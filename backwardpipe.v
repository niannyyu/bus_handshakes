==> flow/design.v <==
`timescale 1ns / 1ps
module backwardskidbuffer#(parameter L=8,
	parameter OPTREG = 0 )(
    input clk,
	input rst,
	output reg ready_f,
	input valid_f,
	input  [L-1:0] data_f,
	input  ready_b,
	output  reg valid_b,
	output  reg [L-1:0] data_b       
) ;
reg state;
wire ready  ;          
reg pre_valid;
reg [L-1:0] data_pre;
always @(posedge clk) begin 
   if (!rst) begin
      state <= 0 ;
       end
   else if(!state) begin          
            if (ready) begin
             valid_b<=valid_f;
			data_b<=data_f;  
               ready_f <= 1'b1    ;               
            end
            else begin
              pre_valid<=valid_f;
			data_pre<=data_f;
               ready_f <= 1'b0    ;
               state<= !state ;
            end
         end
         else   if (ready) begin
             valid_b<=pre_valid;
			data_b<=data_pre;              
               ready_f <= 1'b1;
               state <= !state;               
            end
         end
assign ready   = ready_b || ! valid_b ;
endmodule
---- Step by step through the tools: backwardskidbuffer ----
What the tools print for backwardskidbuffer, step after step.
Line numbers count from 1 in the design file above.
Operators: Yosys type, input widths -> output width; for muxes data width and select width s.
Cell names lack the library's common part.
Not given: n/a
design
  top module .............................. backwardskidbuffer
  clock input ............................. clk
  standard-cell library ................... sky130hd
  timing corner ........................... tt_025C_1v80

---- After elaboration ----
Source: Yosys, flattened and elaborated, memories not mapped. Widths are those after wreduce. Registers that Yosys merges into a memory's read port (data or address) are not register bits. Print and check cells do not count. Equal cells are merged and count once.
storage and ports
  output and inout bits ................... 10
  word-level cells ........................ 27
  input bits .............................. 12
  register bits ........................... 20
operators by class
  mux-type cells .......................... 12
  bitwise gates (word level) .............. 2
  reductions and logical operators ........ 6
  eq/ne operators ......................... 1
operators with widths
  cell                count
  $mux 8              3
  $mux 1              9
  $reduce_and 2->1    2
  $reduce_and 3->1    1
  $not 1->1           2
  $logic_not 1->1     2
  $ne 2x1->1 const B  1
  $logic_or 1x1->1    1

---- Longest topological paths ----
Longest topological path by Yosys (ltp), each cell counted once; first at word level (registers and memories cut), then after technology mapping (sequential cells cut; the memories' decode and read muxes count).
depth
  depth after elaboration ................. 4
  ABC_AREA ................................ 0
  depth in mapped cells ................... 2
  gate-level depth less buffers ........... 2

---- After synthesis ----
The flow's flattened synthesis, as Yosys stat reports it; memories are mapped. The netlist is that of the ABC_AREA named above (0 if unset); the other value can give another one.
mapped netlist
  cells in the netlist .................... 36
  flip-flops .............................. 20
  mapped area ............................. 770.7 um2
cell types
  type      count  total area (um2)
  edfxtp_1  19     570.547
  mux2_4    7      105.101
  mux2_2    2      22.522
  dfxtp_1   1      20.019
  nor2b_1   2      12.512
  buf_6     1      11.261
  and3b_1   1      8.758
  a21boi_0  1      7.507
  and2_1    1      6.256
  nand2b_1  1      6.256

---- Path before layout ----
Source: OpenSTA report_checks on the synthesized netlist (no wires, ideal clock, input and output delay 20% of the period each), path of least setup slack; recovery checks are left aside. Register names are those of the netlist, which keeps one name where synthesis merged equal registers.
path after synthesis
  path kind ............................... reg2reg
  start point ............................. reg valid_b
  end point ............................... reg data_b[0]
  setup slack ............................. 0.373 ns
  time at the first pin ................... 0.000 ns
  delay of the path ....................... 1.426 ns
  period .................................. 1.8 ns
  arrival ................................. 1.051 ns
  path buffers ............................ 0
  library setup time ...................... 0.375 ns
  stages on the path ...................... 3
  synthesis period reached ................ 1.427 ns
"delay of the path" = arrival - input delay + setup time.
"stages on the path": output pins that drive a net of the path, with the launching flip-flop's if there is one; two outputs of one cell count as two.
"synthesis period reached" = period - worst setup slack (recovery checks aside). The figure is calculated, with input and output delays left at 20% of the set period.
Between the ends stands the longest chain of elaborated cells between them, by number of cells; it is not shown to be the way that was timed. Of several equally long chains one is given.
Each line given opens the expression or statement behind the cell; cells for indexed reads and writes are added by Yosys, which also makes memories of some case tables.
Only ways into the end's enable, where the timed path ends, are counted here.
on the way, after synthesis
  cell sequence ........................... edfxtp_1 nor2b_1 nor2b_1
  length of the longest elaborated chain .. 3
RTL lines, path after synthesis
  item                line  source
  start: declaration  10    output reg valid_b,
  start: assignment   23    valid_b<=valid_f;
  start: assignment   35    valid_b<=pre_valid;
  $logic_not 1->1     41    assign ready   = ready_b || ! valid_b ;
  $logic_or 1x1->1    41
  $reduce_and 2->1    n/a
  end: assignment     24    data_b<=data_f;
  end: assignment     36    data_b<=data_pre;
  end: declaration    11    output reg [L-1:0] data_b

---- Timing after layout ----
From the final timing report of run 2: the path of least setup slack in the routed layout; clock arrival at registers is part of the times.
path post-layout
  path kind ............................... reg2reg
  start point ............................. reg valid_b
  end point ............................... reg data_pre[2]
  arrival ................................. 1.16 ns
  path buffers ............................ 0
  stages on the path ...................... 3
  library setup time ...................... 0.28 ns
  period .................................. 0.807 ns
  setup slack ............................. -0.35 ns
  time at the first pin ................... 0.29 ns
Between the ends stands the longest chain of elaborated cells between them, by number of cells; it is not shown to be the way that was timed. Of several equally long chains one is given.
on the way, post-layout
  cell sequence ........................... edfxtp_1 nor2b_4 and3b_2
  length of the longest elaborated chain .. 4
RTL lines, path post-layout
  item                line  source
  start: declaration  10    output reg valid_b,
  start: assignment   23    valid_b<=valid_f;
  start: assignment   35    valid_b<=pre_valid;
  $logic_not 1->1     41    assign ready   = ready_b || ! valid_b ;
  $logic_or 1x1->1    41
  $not 1->1           n/a
  $reduce_and 3->1    n/a
  end: assignment     29    data_pre<=data_f;
  end: declaration    16    reg [L-1:0] data_pre;

# Flow runs of backwardskidbuffer

Measured data: module backwardskidbuffer, platform sky130hd, 2 stored runs of the flow under differing settings, order arbitrary. Input and output delays are each 20% of the period that was set; the output load is 0.01 pF.
"clock period reached": clock period set for the run, less the worst setup slack. It is reckoned from that one timing run; input and output delays stay at 20% of the period that was set.
"time on the worst setup path" is the time allowed to the run's worst setup path (the clock period less input and output delay, where it has them) less its slack. Clock arrival times count: a late capture clock shortens it, a late launch clock lengthens it.
"overall power" is the tool's figure for a default switching activity; nothing was simulated.

======== run 1 ========
==> flow/run.sh <==
#!/bin/bash
# the make line also repeats the synthesis and layout settings of config.mk as NAME=value (left out here)
make -C /OpenROAD-flow-scripts/flow DESIGN_CONFIG=/design/flow/config.mk WORK_HOME=/design/flow/orfs CLKGATE_MAP_FILE= finish
==> flow/config.mk <==
export PLATFORM = sky130hd
export DESIGN_NAME = backwardskidbuffer
export DESIGN_NICKNAME = backwardskidbuffer
export VERILOG_FILES = /design/flow/design.v
export SDC_FILE = /design/flow/constraint.sdc
export NUM_CORES = 4
export LEC_CHECK = 0
export CAP_MARGIN = 30
export CELL_PAD_IN_SITES_DETAIL_PLACEMENT = 2
export CELL_PAD_IN_SITES_GLOBAL_PLACEMENT = 1
export CORE_ASPECT_RATIO = 1.77
export CORE_MARGIN = 6
export CORE_UTILIZATION = 53
export CTS_CLUSTER_DIAMETER = 361
export GPL_ROUTABILITY_DRIVEN = 1
export SETUP_SLACK_MARGIN = 0.26
export SLEW_MARGIN = 20
==> flow/constraint.sdc <==
create_clock -name core_clock -period 1.15 [get_ports {clk}]
set_input_delay 0.2300 -clock core_clock [delete_from_list [all_inputs] [get_ports {clk}]]
set_output_delay 0.2300 -clock core_clock [all_outputs]
set_load 0.01 [all_outputs]

-------- run 1 --------
  no final report: floorplanning broke off with PDN-0185

======== run 2 ========
==> flow/run.sh <==
#!/bin/bash
# the make line also repeats the synthesis and layout settings of config.mk as NAME=value (left out here)
make -C /OpenROAD-flow-scripts/flow DESIGN_CONFIG=/design/flow/config.mk WORK_HOME=/design/flow/orfs CLKGATE_MAP_FILE= finish
==> flow/config.mk <==
export PLATFORM = sky130hd
export DESIGN_NAME = backwardskidbuffer
export DESIGN_NICKNAME = backwardskidbuffer
export VERILOG_FILES = /design/flow/design.v
export SDC_FILE = /design/flow/constraint.sdc
export NUM_CORES = 4
export LEC_CHECK = 0
export CAP_MARGIN = 20
export CORE_MARGIN = 2
export CORE_UTILIZATION = 40
export SLEW_MARGIN = 20
==> flow/constraint.sdc <==
create_clock -name core_clock -period 0.807 [get_ports {clk}]
set_input_delay 0.1614 -clock core_clock [delete_from_list [all_inputs] [get_ports {clk}]]
set_output_delay 0.1614 -clock core_clock [all_outputs]
set_load 0.01 [all_outputs]

-------- measured, run 2 --------
  overall power ........................... 1.914 mW
  utilization in the final report ......... 0.607
  time on the worst setup path ............ 1.16 ns
  class of the worst setup path ........... reg2reg
  standard-cell area of the final layout .. 1071.0 um2
  netlist area reported by Yosys .......... 770.7 um2
  clock period reached .................... 1.158 ns
  post-route setup TNS .................... -10.108 ns
  worst-case hold slack ................... 0.442 ns
  worst slack on setup checks ............. -0.351 ns
  total die area .......................... 2293.9 um2
